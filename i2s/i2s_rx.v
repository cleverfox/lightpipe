==> flow/design.v <==
module i2s_rx #(
	parameter AUDIO_DW		= 24
)(
	input				rst,     
        input                           format,  
	input				sclk,    
	input				lrclk,
	input				sdata,
	output reg [AUDIO_DW-1:0]	left_chan,
	output reg [AUDIO_DW-1:0]	right_chan
);
reg [AUDIO_DW-1:0]left;
reg [AUDIO_DW-1:0]right;
reg [AUDIO_DW-1:0]zero;
reg [7:0]       cbit;
reg		lrclk_d;
reg		lrclk_dd;
reg		lrclk_ddd;
wire		lrclk_nedge;
wire		lrclk_eof;
wire            sof;
wire            lchan;
assign lrclk_eof = (format==lrclk) && (lrclk ^ lrclk_d);
assign sof = (format && (lrclk_dd != lrclk)) ||
            (!format && (lrclk_dd != lrclk_ddd));
assign lrclk_nedge = (format && !lrclk_dd && lrclk) || 
            (!format && !lrclk_dd && lrclk_ddd );
always @(posedge sclk)
	lrclk_d <= lrclk;
always @(negedge sclk)
	lrclk_dd <= lrclk_d;
always @(negedge sclk)
	lrclk_ddd <= lrclk_dd;
always @(posedge sclk)
    if(~format) begin  
        if (lrclk_d && sof)  
            right <= {sdata, zero[AUDIO_DW-2:0]};
        else if (lrclk_d && ~sof && cbit<AUDIO_DW)   
            right[AUDIO_DW-2-cbit] <= sdata;
        else if(~lrclk_d && sof)  
            left <= {sdata, zero[AUDIO_DW-2:0]};
        else if(~lrclk_d && ~sof && cbit<AUDIO_DW)  
            left[AUDIO_DW-2-cbit] <= sdata;
    end else begin  
        if (lrclk) begin
            if(lrclk != lrclk_d)
                left <= {sdata, zero[AUDIO_DW-2:0]};
            else if(cbit<AUDIO_DW)
                left[AUDIO_DW-2-cbit] <= sdata;
        end else begin
            if(lrclk != lrclk_d)
                right <= {sdata, zero[AUDIO_DW-2:0]};
            else if(cbit<AUDIO_DW)
                right[AUDIO_DW-2-cbit] <= sdata;
        end
    end
always @(posedge sclk)
    if(!rst)
        zero <= 0;
always @(posedge sclk)
    if(!rst || sof)
        cbit <= 0;
    else 
        cbit <= cbit+1;
always @(posedge sclk)
	if (~rst) begin
		left_chan <= 0;
		right_chan <= 0;
	end else if (lrclk_eof && ~format) begin  
		left_chan <= left;
		right_chan <= {right[AUDIO_DW-2:0], sdata};
	end else if (lrclk_nedge && format) begin  
		right_chan <= right;
		left_chan <= left;
	end
endmodule
==> Tool chain data of i2s_rx <==
The steps from the RTL of i2s_rx to its reports follow in flow order.
Line numbers count from 1 in the design file above.
Operators carry their Yosys type and port widths (W data, S select, Z words).
Library cell names are shortened.
{ "design": {"top": "i2s_rx", "clock_port": "sclk", "library": "sky130hd", "corner": "tt_025C_1v80"} }

==> Word level <==
Source: Yosys, flattened and elaborated, memories not mapped. Widths are those after wreduce. Registers that Yosys merges into a memory's read port (data or address) are not register bits. Print and check cells do not count. Equal cells are merged and count once.
{ "classes": {"addsub": 3, "cmp": 1, "equal": 9, "shift": 2, "n_mux": 18, "bitwise": 9, "reduce_and_logical": 26} }
{ "op_table": {"columns": ["operator", "n"], "rows": [
  ["$mux W24", 18],
  ["$and A24 B24 Y24", 2],
  ["$or A24 B24 Y24", 2],
  ["$shift A1 B33 Y24", 1],
  ["$shift A1 B33 Y24 const A", 1],
  ["$neg A32 Y33", 1],
  ["$not A24 Y24", 1],
  ["$logic_and A1 B1 Y1", 15],
  ["$sub A5 B8 Y9 const A", 1],
  ["$add A8 B1 Y8 const B", 1],
  ["$lt A8 B5 Y1 const B", 1],
  ["$ne A2 B2 Y1 const B", 3],
  ["$reduce_bool A3 Y1", 2],
  ["$reduce_and A5 Y1", 1],
  ["$ne A1 B1 Y1", 3],
  ["$logic_or A1 B1 Y1", 3],
  ["$not A1 Y1", 3],
  ["$logic_not A1 Y1", 3],
  ["$ne A3 B1 Y1 const B", 1],
  ["$reduce_and A3 Y1", 1],
  ["$ne A2 B1 Y1 const B", 1],
  ["$reduce_bool A2 Y1", 1],
  ["$eq A1 B1 Y1", 1],
  ["$xor A1 B1 Y1", 1]
]} }
{ "bits": {"ff_bits": 107, "wordCells": 76} }

==> Depth <==
Depth = most cells in a row (Yosys ltp): at word level without a register or memory, in the mapped netlist without a sequential cell, where the memories' decode and read muxes count.
{ "logic_depth": {"ltp_word": 11, "abc_area": 0, "depth_mapped": 16, "ltp_nobuf": 14} }

==> Mapped cells and area <==
Source: synth_stat.txt of the flow (Yosys; design flattened, memories mapped). It holds for the ABC_AREA given above (unset counts as 0); a run with the other value may have another netlist.
The area totals of this step are shown rounded.
{ "synth_totals": {"mapped_cells": 586, "synth_area_mm2": 0.0061, "seq_area_mm2": 0.0026, "flip_flops": 107, "buffers": 41} }
{ "by_type": {"columns": ["type", "n"], "rows": [
  ["edfxtp_1", 48],
  ["dfxtp_1", 59],
  ["mux2i_1", 71],
  ["nand2_1", 154],
  ["nor4_4", 18],
  ["o211a_1", 24],
  ["a21boi_0", 24],
  ["ha_1", 13],
  ["clkbuf_1", 28],
  ["nor2_1", 22],
  ["xor2_1", 8],
  ["buf_6", 5],
  ["xnor2_1", 6],
  ["nor4b_4", 2],
  ["nand3_1", 9],
  ["nor4b_2", 3],
  ["nor4b_1", 5],
  ["o31ai_4", 2]
]} }
Other cell types: 39; their cells: 85.

Data sheet: physical implementation of i2s_rx

Top module i2s_rx; platform sky130hd; tools Yosys and OpenROAD; 2 stored runs in no particular order. Input and output delays are each 20% of the period that was set; the output load is 0.01 pF.
Measured values are rounded.

==> run 1: settings <==
{ "period_ns": 5.05, "CORE_UTILIZATION": 68, "SETUP_SLACK_MARGIN": 0.06, "PLACE_DENSITY_LB_ADDON": 0.14, "CORE_MARGIN": 4, "CELL_PAD_IN_SITES_GLOBAL_PLACEMENT": 1, "CELL_PAD_IN_SITES_DETAIL_PLACEMENT": 2, "GPL_TIMING_DRIVEN": 1, "GPL_ROUTABILITY_DRIVEN": 1, "CTS_CLUSTER_SIZE": 92, "CAP_MARGIN": 25, "SLEW_MARGIN": 10, "MIN_ROUTING_LAYER": "met2" }
==> run 1: results <==
incomplete, placement halted on FLW-0024

==> run 2: settings <==
{ "period_ns": 11.0, "CORE_UTILIZATION": 20, "PLACE_DENSITY_LB_ADDON": 0.07, "CORE_MARGIN": 5, "GPL_TIMING_DRIVEN": 0, "CTS_CLUSTER_SIZE": 56, "CAP_MARGIN": 20, "SLEW_MARGIN": 35, "MIN_ROUTING_LAYER": "met1", "MAX_ROUTING_LAYER": "met4" }
==> run 2: results <==
worst slack on setup checks: 2.8 ns
Yosys chip area after synthesis: 0.0061 mm^2
full die area: 0.034 mm^2
final setup TNS: 0.000 ns
worst hold slack in the final report: 0.37 ns
area of the standard cells in the finished layout: 0.0075 mm^2
