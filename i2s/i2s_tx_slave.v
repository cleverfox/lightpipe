==> flow/design.v <==
module i2s_tx #(
	parameter AUDIO_DW	= 32
)(
	input			sclk,
	input			rst,
        input                   lj,
	input                   lrclk,
	output reg		sdata,
	input [AUDIO_DW-1:0]	left_chan,
	input [AUDIO_DW-1:0]	right_chan
);
reg [AUDIO_DW-1:0]		bit_cnt;
reg [AUDIO_DW-1:0]		left;
reg [AUDIO_DW-1:0]		right;
reg lr_d;
reg lr_dd;
always @(posedge sclk)
    lr_d <= lrclk;
always @(negedge sclk)
    lr_dd <= lr_d;
always @(negedge sclk)
	if (rst)
		bit_cnt <= 1;
	else if (lr_d != lrclk)
		bit_cnt <= 1;
	else
		bit_cnt <= bit_cnt + 1;
always @(negedge sclk)
	if (lr_d != lrclk && lrclk) begin
		left <= left_chan;
		right <= right_chan;
	end
always @(negedge sclk)
    if(!lj)
    begin
        if(bit_cnt <= AUDIO_DW)
            sdata <= lrclk ? right[AUDIO_DW - bit_cnt] : left[AUDIO_DW - bit_cnt];
        else
            sdata <= 1'b0;
    end
endmodule
== From RTL to reports: i2s_tx ==
The steps from the RTL of i2s_tx to its reports follow in flow order.
Lines are those of the file above, counted from 1.
Library cell names are shortened.
Not given: -

* Top module: i2s_tx
* Clock: sclk
* Standard-cell library: sky130hd
* Library corner: tt_025C_1v80

== Word level ==
Yosys after proc, flatten, opt, wreduce and memory -nomap, before mapping. Enables and synchronous resets that opt folds into registers are not counted as muxes. Memory bits, and registers merged into a memory's read port (data or address), are not among the register bits. Print and check cells are not counted. Equal cells are merged and count once.

* Add/subtract/negate cells: 2
* Multiply operators: 0
* Divide/modulo/power cells: 0
* $lt $le $gt $ge: 1
* Equal/unequal tests: 1
* Shift operators: 2
* Multiplexer cells: 1
* Bitwise gates (word level): 0
* Reductions and logical operators: 2

{| class="wikitable"
|+ Operator list
! kind !! number
|-
| 32-bit by 32-bit indexed select with 1-bit output || 2
|-
| 32-bit by 1-bit adder with 32-bit output with constant B || 1
|-
| 32-bit by 6-bit less-or-equal comparator with 1-bit output with constant B || 1
|-
| 6-bit by 32-bit subtractor with 32-bit output with constant A || 1
|-
| 2-bit OR reduction || 1
|-
| 1-bit inequality test || 1
|-
| 1-bit logical AND || 1
|-
| 1-bit two-way mux || 1
|}

* Register bits: 98
* Latch bits: 0
* Bits in writable memories: 0
* Bits in read-only memories: 0
* Word width x clocked read ports: 0
* Memories kept: 0
* Bits of input ports: 68
* Output and inout port bits: 1
* Cells after elaboration: 14

== Longest topological paths ==
Depth = most cells in a row (Yosys ltp): at word level without a register or memory, in the mapped netlist without a sequential cell, where the memories' decode and read muxes count.

* Depth in word-level cells: 3
* ABC_AREA: 0
* Depth in mapped cells: 9
* Gate-level depth less buffers: 8

== Mapped cells and area ==
Yosys stat after the flow's synthesis: flattened, memories mapped to cells. It holds for the ABC_AREA given above (unset counts as 0); a run with the other value may have another netlist.

{| class="wikitable"
|+ Cells by type
! cell !! number !! area in all (um^2)
|-
| edfxtp_1 || 65 || 1.95E+03
|-
| dfxtp_1 || 33 || 660.634
|-
| xor2_1 || 18 || 157.651
|-
| mux2i_1 || 14 || 140.134
|-
| mux4_1 || 5 || 131.376
|-
| nor2_1 || 32 || 120.115
|-
| xnor2_1 || 11 || 96.342
|-
| nand3_1 || 18 || 90.086
|-
| mux4_2 || 3 || 67.565
|-
| nand2_1 || 17 || 63.811
|-
| nand4_1 || 9 || 56.304
|-
| nor4_1 || 8 || 50.048
|-
| a21oi_1 || 8 || 40.038
|-
| ha_1 || 3 || 37.536
|-
| or3_1 || 6 || 37.536
|-
| and4_1 || 4 || 35.034
|-
| nor2b_1 || 5 || 31.28
|-
| inv_1 || 7 || 26.275
|}

Not listed: further types 27, cells in them 48.

* Mapped cells: 314
* Synthesis area: 4142.7 um^2
* Sequential area: 2612.5 um^2
* Mapped flip-flops: 98
* Buffer cells: 11

Appendix: measured runs

i2s_tx through Yosys and OpenROAD on sky130hd: 2 stored runs, unordered, with their settings and measured results. The constraints put input and output delay at 20% of the set period each and load the outputs with 0.01 pF.
"total power after layout": no workload was simulated; the value follows from the tool's default switching activity.

=== Record 1 ===
{| class="wikitable"
! Setting !! Value
|-
| period_ns || 10.9
|-
| CORE_UTILIZATION || 20
|-
| SETUP_SLACK_MARGIN || -0.79
|-
| PLACE_DENSITY || 0.56
|-
| CORE_MARGIN || 10
|-
| CELL_PAD_IN_SITES_DETAIL_PLACEMENT || 2
|-
| GPL_TIMING_DRIVEN || 0
|-
| SLEW_MARGIN || 30
|-
| MIN_ROUTING_LAYER || met1
|-
| MAX_ROUTING_LAYER || met5
|-
| CAP_MARGIN || 20
|-
! Result !! Value
|-
| Cell area after synthesis || 4142.7 um^2
|-
| Worst hold slack in the final report || 0.530 ns
|-
| Worst setup slack after layout || 1.247 ns
|-
| Overall die area || 26869.8 um^2
|-
| Utilization after layout || 0.29
|-
| Total power after layout || 1.008 mW
|-
| Post-route setup TNS || 0.000 ns
|}

=== Record 2 ===
{| class="wikitable"
! Setting !! Value
|-
| period_ns || 14.2
|-
| CORE_UTILIZATION || 57
|-
| SETUP_SLACK_MARGIN || -0.53
|-
| PLACE_DENSITY_LB_ADDON || 0.26
|-
| CELL_PAD_IN_SITES_DETAIL_PLACEMENT || 2
|-
| ABC_AREA || 1
|-
| GPL_ROUTABILITY_DRIVEN || 1
|-
| CTS_CLUSTER_DIAMETER || 142
|-
| MIN_ROUTING_LAYER || met2
|-
| CAP_MARGIN || 20
|-
| CORE_MARGIN || 2
|-
| SLEW_MARGIN || 20
|}
Incomplete, placement halted on DPL-0033.
