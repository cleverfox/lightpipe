==> flow/design.v <==
module lightpipe_recv(
    input mclk,  
    input rst,
    input adat,
    output reg wclk, 
    output reg [23:0] word0,
    output reg [23:0] word1,
    output reg [23:0] word2,
    output reg [23:0] word3,
    output reg [23:0] word4,
    output reg [23:0] word5,
    output reg [23:0] word6,
    output reg [23:0] word7,
    output reg [3:0] user
);
reg [7:0]framebit;
reg [4:0]chan;
reg [7:0]chstart;
reg [29:0]word;
wire [23:0]oword;
wire bitclock = oe;
wire nloss = ~nrzi_loss;
reg nloss_d;
assign oword = {
	word[28], word[27], word[26], word[21],
	word[24], word[23], word[22], word[21],
	word[19], word[18], word[17], word[16],
	word[14], word[13], word[12], word[11],
	word[9],  word[8],  word[7],  word[6],
	word[4],  word[3],  word[2],  word[1]
};
wire oe, data;
nrzi_decoder nrzi_inst (
    mclk,
    ~rst,
    adat,
    oe,
    in,
    nrzi_loss
);
always @(posedge mclk)
    if(!rst)
        user <= 0;
    else if(bitclock && framebit == 0) 
        user[3:0]<=word[29:26];
always @(posedge mclk)
    if(!rst)
       wclk <= 0;
    else if(bitclock && framebit == 0) 
        wclk <= 1;
    else if(bitclock && framebit == 128) 
        wclk <= 0;
always @(posedge mclk)
    if(!rst)
        nloss_d <= 1;
    else if(bitclock)
        nloss_d <= nloss;
always @(posedge mclk)
    if(!rst)
        word <= 0;
    else if(bitclock)
        word <= {in, word[29:1]};
always @(posedge mclk)
begin
    if(!rst)
    begin
        chstart <= 0;
        chan <= 0;
        framebit <= 0;
        word0 <= 0;
        word1 <= 'hff;
        word2 <= 0;
        word3 <= 'hff;
        word4 <= 0;
        word5 <= 'hff;
        word6 <= 0;
        word7 <= 'hff;
    end else 
        if(bitclock)
            begin
                if(nloss && !nloss_d)
                begin
                    framebit <= 252;
                    chstart = 252;
                    chan <= 8;
                end
                else
                begin
                    if(framebit == 255) begin
                        chstart <= framebit+1;
                        chan <= 0;
                    end else if(framebit == 30)begin
                        chstart = framebit+1;
                        chan <= 1;
                        word0<=oword;
                    end else if(framebit == 60)begin
                        chstart = framebit+1;
                        chan <= 2;
                        word1<=oword;
                    end else if(framebit == 90)begin
                        chstart = framebit+1;
                        chan <= 3;
                        word2<=oword;
                    end else if(framebit == 120)begin
                        chstart = framebit+1;
                        chan <= 4;
                        word3<=oword;
                    end else if(framebit == 150)begin
                        chstart = framebit+1;
                        chan <= 5;
                        word4<=oword;
                    end else if(framebit == 180)begin
                        chstart = framebit+1;
                        chan <= 6;
                        word5<=oword;
                    end else if(framebit == 210)begin
                        chstart = framebit+1;
                        chan <= 7;
                        word6<=oword;
                    end else if(framebit == 240)begin
                        chstart = framebit+1;
                        chan <= 8;
                        word7<=oword;
                    end
                    framebit <= framebit + 1;
                end
            end
end
endmodule
module nrzi_decoder
(
    input refclk,
    input reset,
    input in,
    output oe,
    output reg out,
    output loss
);
reg [5:0] accum;
reg reset_d, reset_dd;
wire transition;
reg in_d, in_dd, in_ddd, in_dddd;
assign transition = in_dddd ^ in_ddd;
assign oe = (accum[1:0] == 2'b11 ? 1'b1 : 1'b0);
assign loss = (accum > 32 ? 1'b1 : 1'b0);
always @(posedge refclk) reset_d <= reset;
always @(posedge refclk) reset_dd <= reset_d;
always @(posedge refclk) begin
    if (reset_dd) begin
        in_d <= 1'b0;
        in_dd <= 1'b0;
        in_ddd <= 1'b0;
        in_dddd <= 1'b0;
    end else begin
        in_d <= in;
        in_dd <= in_d;
        in_ddd <= in_dd;
        in_dddd <= in_ddd;
    end
end
always @(posedge refclk) begin
    if (reset_dd || transition)
        accum <= 4'b0;
    else
        accum <= accum + 1'b1;
end
always @(posedge refclk) begin
    if (reset_dd)
        out <= 1'b0;
    else if (transition)
        out <= 1'b1;
    else if (accum == 3'b100)
        out <= 1'b0;
end
endmodule
# Tool chain data of lightpipe_recv
# What the tools print for lightpipe_recv, step after step.
# Line numbers count from 1 in the design file above.
# Not given: -
[inputs]
design = "lightpipe_recv"
clk_port = "mclk"
cell_library = "sky130hd"
corner = "tt_025C_1v80"

# Elaborated design
# Source: Yosys, flattened and elaborated, memories not mapped. Widths are those after wreduce. Registers that Yosys merges into a memory's read port (data or address) are not register bits. Print and check cells do not count. Equal cells are merged and count once.
[word_totals]
ff_bits = 249
in_bits = 3
elab_cells = 71
[classes]
add_sub_neg = 2
n_cmp = 1
n_eq = 12
mux = 7
logic = 12
reduce_and_logical = 16
[op_table]
columns = ["cell", "count"]
rows = [
  ["8-bit equality test with constant B", 6],
  ["8-bit by 7-bit equality test with 1-bit output with constant B", 2],
  ["1-bit inverter", 11],
  ["11-bit AND reduction", 1],
  ["10-bit AND reduction", 1],
  ["9-bit AND reduction", 1],
  ["8-bit by 1-bit adder with 8-bit output with constant B", 1],
  ["8-bit by 5-bit equality test with 1-bit output with constant B", 1],
  ["8-bit by 6-bit equality test with 1-bit output with constant B", 1],
  ["8-bit zero test", 1],
  ["8-bit AND reduction", 1],
  ["8-bit 2-to-1 mux", 1],
  ["7-bit AND reduction", 1],
  ["6-bit by 1-bit adder with 6-bit output with constant B", 1],
  ["6-bit by 3-bit equality test with 1-bit output with constant B", 1],
  ["6-bit greater-than comparator with constant B", 1],
  ["6-bit AND reduction", 1],
  ["1-bit 2-to-1 mux", 6],
  ["5-bit AND reduction", 1],
  ["2-bit nonzero test", 2],
  ["4-bit AND reduction", 1],
  ["1-bit logical AND", 3],
  ["2-bit equality test with constant B", 1],
  ["1-bit bitwise XOR", 1],
  ["1-bit logical OR", 1],
  ["1-bit zero test", 1],
]

# Logic depth
# Longest topological path by Yosys (ltp), each cell counted once; first at word level (registers and memories cut), then after technology mapping (sequential cells cut; the memories' decode and read muxes count).
[depth]
word_depth = 6
ABC_AREA = 0
mapped_depth = 8

# After synthesis
# Source: synth_stat.txt of the flow (Yosys; design flattened, memories mapped). It holds for the ABC_AREA given above (unset counts as 0); a run with the other value may have another netlist.
[mapped]
stdcells = 875
yosys_area_um2 = 9039.9
seqArea_um2 = 4804.6
ffs = 240
[types]
columns = ["cell_type", "count"]
rows = [
  ["sky130_fd_sc_hd__dfxtp_1", 240],
  ["sky130_fd_sc_hd__mux2i_1", 202],
  ["sky130_fd_sc_hd__nand2_1", 184],
  ["sky130_fd_sc_hd__nor2_1", 72],
  ["sky130_fd_sc_hd__o31a_1", 16],
  ["sky130_fd_sc_hd__nand4_1", 19],
  ["sky130_fd_sc_hd__buf_4", 15],
  ["sky130_fd_sc_hd__clkbuf_1", 29],
  ["sky130_fd_sc_hd__buf_6", 8],
  ["sky130_fd_sc_hd__nand3_4", 4],
  ["sky130_fd_sc_hd__ha_1", 5],
  ["sky130_fd_sc_hd__nand3_1", 8],
  ["sky130_fd_sc_hd__inv_1", 9],
  ["sky130_fd_sc_hd__o221a_2", 3],
  ["sky130_fd_sc_hd__and3_1", 5],
  ["sky130_fd_sc_hd__buf_1", 7],
  ["sky130_fd_sc_hd__xnor2_1", 3],
  ["sky130_fd_sc_hd__buf_2", 5],
]
# Not listed: further types 28, cells in them 41.
# By module: a second synthesis without flattening, with its own total; a netlist apart from the flattened one above.
[hier_totals]
hier_cells = 862
area_unflattened_um2 = 8983.6
# Rows give one instance, submodules left out.
[by_module]
columns = ["module", "n_inst", "n_cells", "area_um2"]
rows = [
  ["lightpipe_recv", 1, 819, 8533.2],
  ["nrzi_decoder", 1, 43, 450.4],
]

# Worst setup path after synthesis
# Source: OpenSTA report_checks on the synthesized netlist (no wires, ideal clock, input and output delay 20% of the period each), path of least setup slack; recovery checks are left aside. Register names are those of the netlist, which keeps one name where synthesis merged equal registers.
[synth_timing]
kind = "input to register"
start = "in rst"
end = "reg word5[4]"
period_ns = 3.73
input_delay_ns = 0.746
t_first_pin_ns = 0.746
arrival_time_ns = 1.804
slack_ns = 1.807
delay_ns = 1.178
path_stages = 6
period_less_setup_slack_ns = 1.923
# "delay_ns" = arrival - input delay + setup time.
# "path_stages": output pins that drive a net of the path, with the launching flip-flop's if there is one; two outputs of one cell count as two.
# "period_less_setup_slack_ns" = period - worst setup slack (recovery checks aside). The figure is calculated, with input and output delays left at 20% of the set period.
[synth_between]
path_cell_list = "sky130_fd_sc_hd__clkbuf_1 > sky130_fd_sc_hd__clkinv_1 > sky130_fd_sc_hd__clkbuf_1 > sky130_fd_sc_hd__nor2_1 > sky130_fd_sc_hd__nand4_1 > sky130_fd_sc_hd__o31a_1"
[synth_rtl]
columns = ["element", "line", "text"]
rows = [
  ["from (decl)", 3, "input rst,"],
  ["to (assign)", 75, "word5 <= 'hff;"],
  ["to (assign)", 115, "word5<=oword;"],
  ["to (decl)", 11, "output reg [23:0] word5,"],
]
# Chain of elaborated cells between the ends: none given.

# Timing after layout
# From the final timing report of run 1: the path of least setup slack in the routed layout; clock arrival at registers is part of the times.
[layout_timing]
kind = "register to register"
start = "reg framebit[0]"
end = "reg word0[8]"
period_ns = 3.03
t_first_pin_ns = 0.58
arrival_time_ns = 2.83
slack_ns = 0.69
path_stages = 8
# The rows between start and end are the longest chain of elaborated cells between them; the timing report does not say that the signal goes this way. Where chains are equally long, one stands for them.
# Each line given opens the expression or statement behind the cell; cells for indexed reads and writes are added by Yosys, which also makes memories of some case tables.
# At most two assigning lines are given for a register; there are more.
[layout_between]
path_cell_list = "sky130_fd_sc_hd__dfxtp_1 > sky130_fd_sc_hd__inv_1 > sky130_fd_sc_hd__ha_1 > sky130_fd_sc_hd__and3b_1 > sky130_fd_sc_hd__nand2_1 > sky130_fd_sc_hd__nor3b_2 > sky130_fd_sc_hd__buf_4 > sky130_fd_sc_hd__mux2i_1"
elab_chain_cells = 3
[layout_rtl]
columns = ["element", "line", "text"]
rows = [
  ["from (decl)", 16, "reg [7:0]framebit;"],
  ["from (assign)", 69, "framebit <= 0;"],
  ["from (assign)", 125, "framebit <= framebit + 1;"],
  ["8-bit equality test", 89, "if(framebit == 255) begin"],
  ["1-bit inverter", "-", ""],
  ["4-bit AND reduction", "-", ""],
  ["to (assign)", 70, "word0 <= 0;"],
  ["to (assign)", 95, "word0<=oword;"],
  ["to (decl)", 6, "output reg [23:0] word0,"],
]

# lightpipe_recv through Yosys and OpenROAD on sky130hd: 2 stored runs, unordered, with their settings and measured results. The constraints put input and output delay at 20% of the set period each and load the outputs with 0.01 pF.
# "achieved_period_ns" means the clock period less the worst setup slack. The figure is calculated, with input and output delays left at 20% of the set period.
# "worst_path_allowed_less_slack_ns" = time allowed to the worst setup path (clock period - input delay - output delay, where it has them) - its slack; a late launch clock adds to it, a late capture clock takes from it.

[[run]]
name = "run 1"
[run.settings]
period_ns = 3.03
CORE_UTILIZATION = 19
SETUP_SLACK_MARGIN = 0.57
PLACE_DENSITY_LB_ADDON = 0.28
GPL_TIMING_DRIVEN = 0
CTS_CLUSTER_DIAMETER = 29
CAP_MARGIN = 10
SLEW_MARGIN = 35
MAX_ROUTING_LAYER = "met4"
CORE_MARGIN = 2
[run.results]
worst_path_allowed_less_slack_ns = 2.34
timing.worst_path_kind = "register to register"
achieved_period_ns = 2.341
synthesis_area_um2 = 9039.9
ws_setup_ns = 0.689
final_stdcell_area_um2 = 14181.1
hold_ws_ns = 0.383
final_setup_tns_ns = 0.000
die_um2 = 49339.5

[[run]]
name = "run 2"
[run.settings]
period_ns = 1.39
CORE_UTILIZATION = 60
PLACE_DENSITY_LB_ADDON = 0.15
HOLD_SLACK_MARGIN = 0.12
CORE_ASPECT_RATIO = 1.71
CORE_MARGIN = 2
CELL_PAD_IN_SITES_GLOBAL_PLACEMENT = 3
CELL_PAD_IN_SITES_DETAIL_PLACEMENT = 0
ABC_AREA = 1
CAP_MARGIN = 20
SLEW_MARGIN = 40
MIN_ROUTING_LAYER = "met2"
MAX_ROUTING_LAYER = "met5"
[run.results]
outcome = "stopped before the end: placement reported FLW-0024"
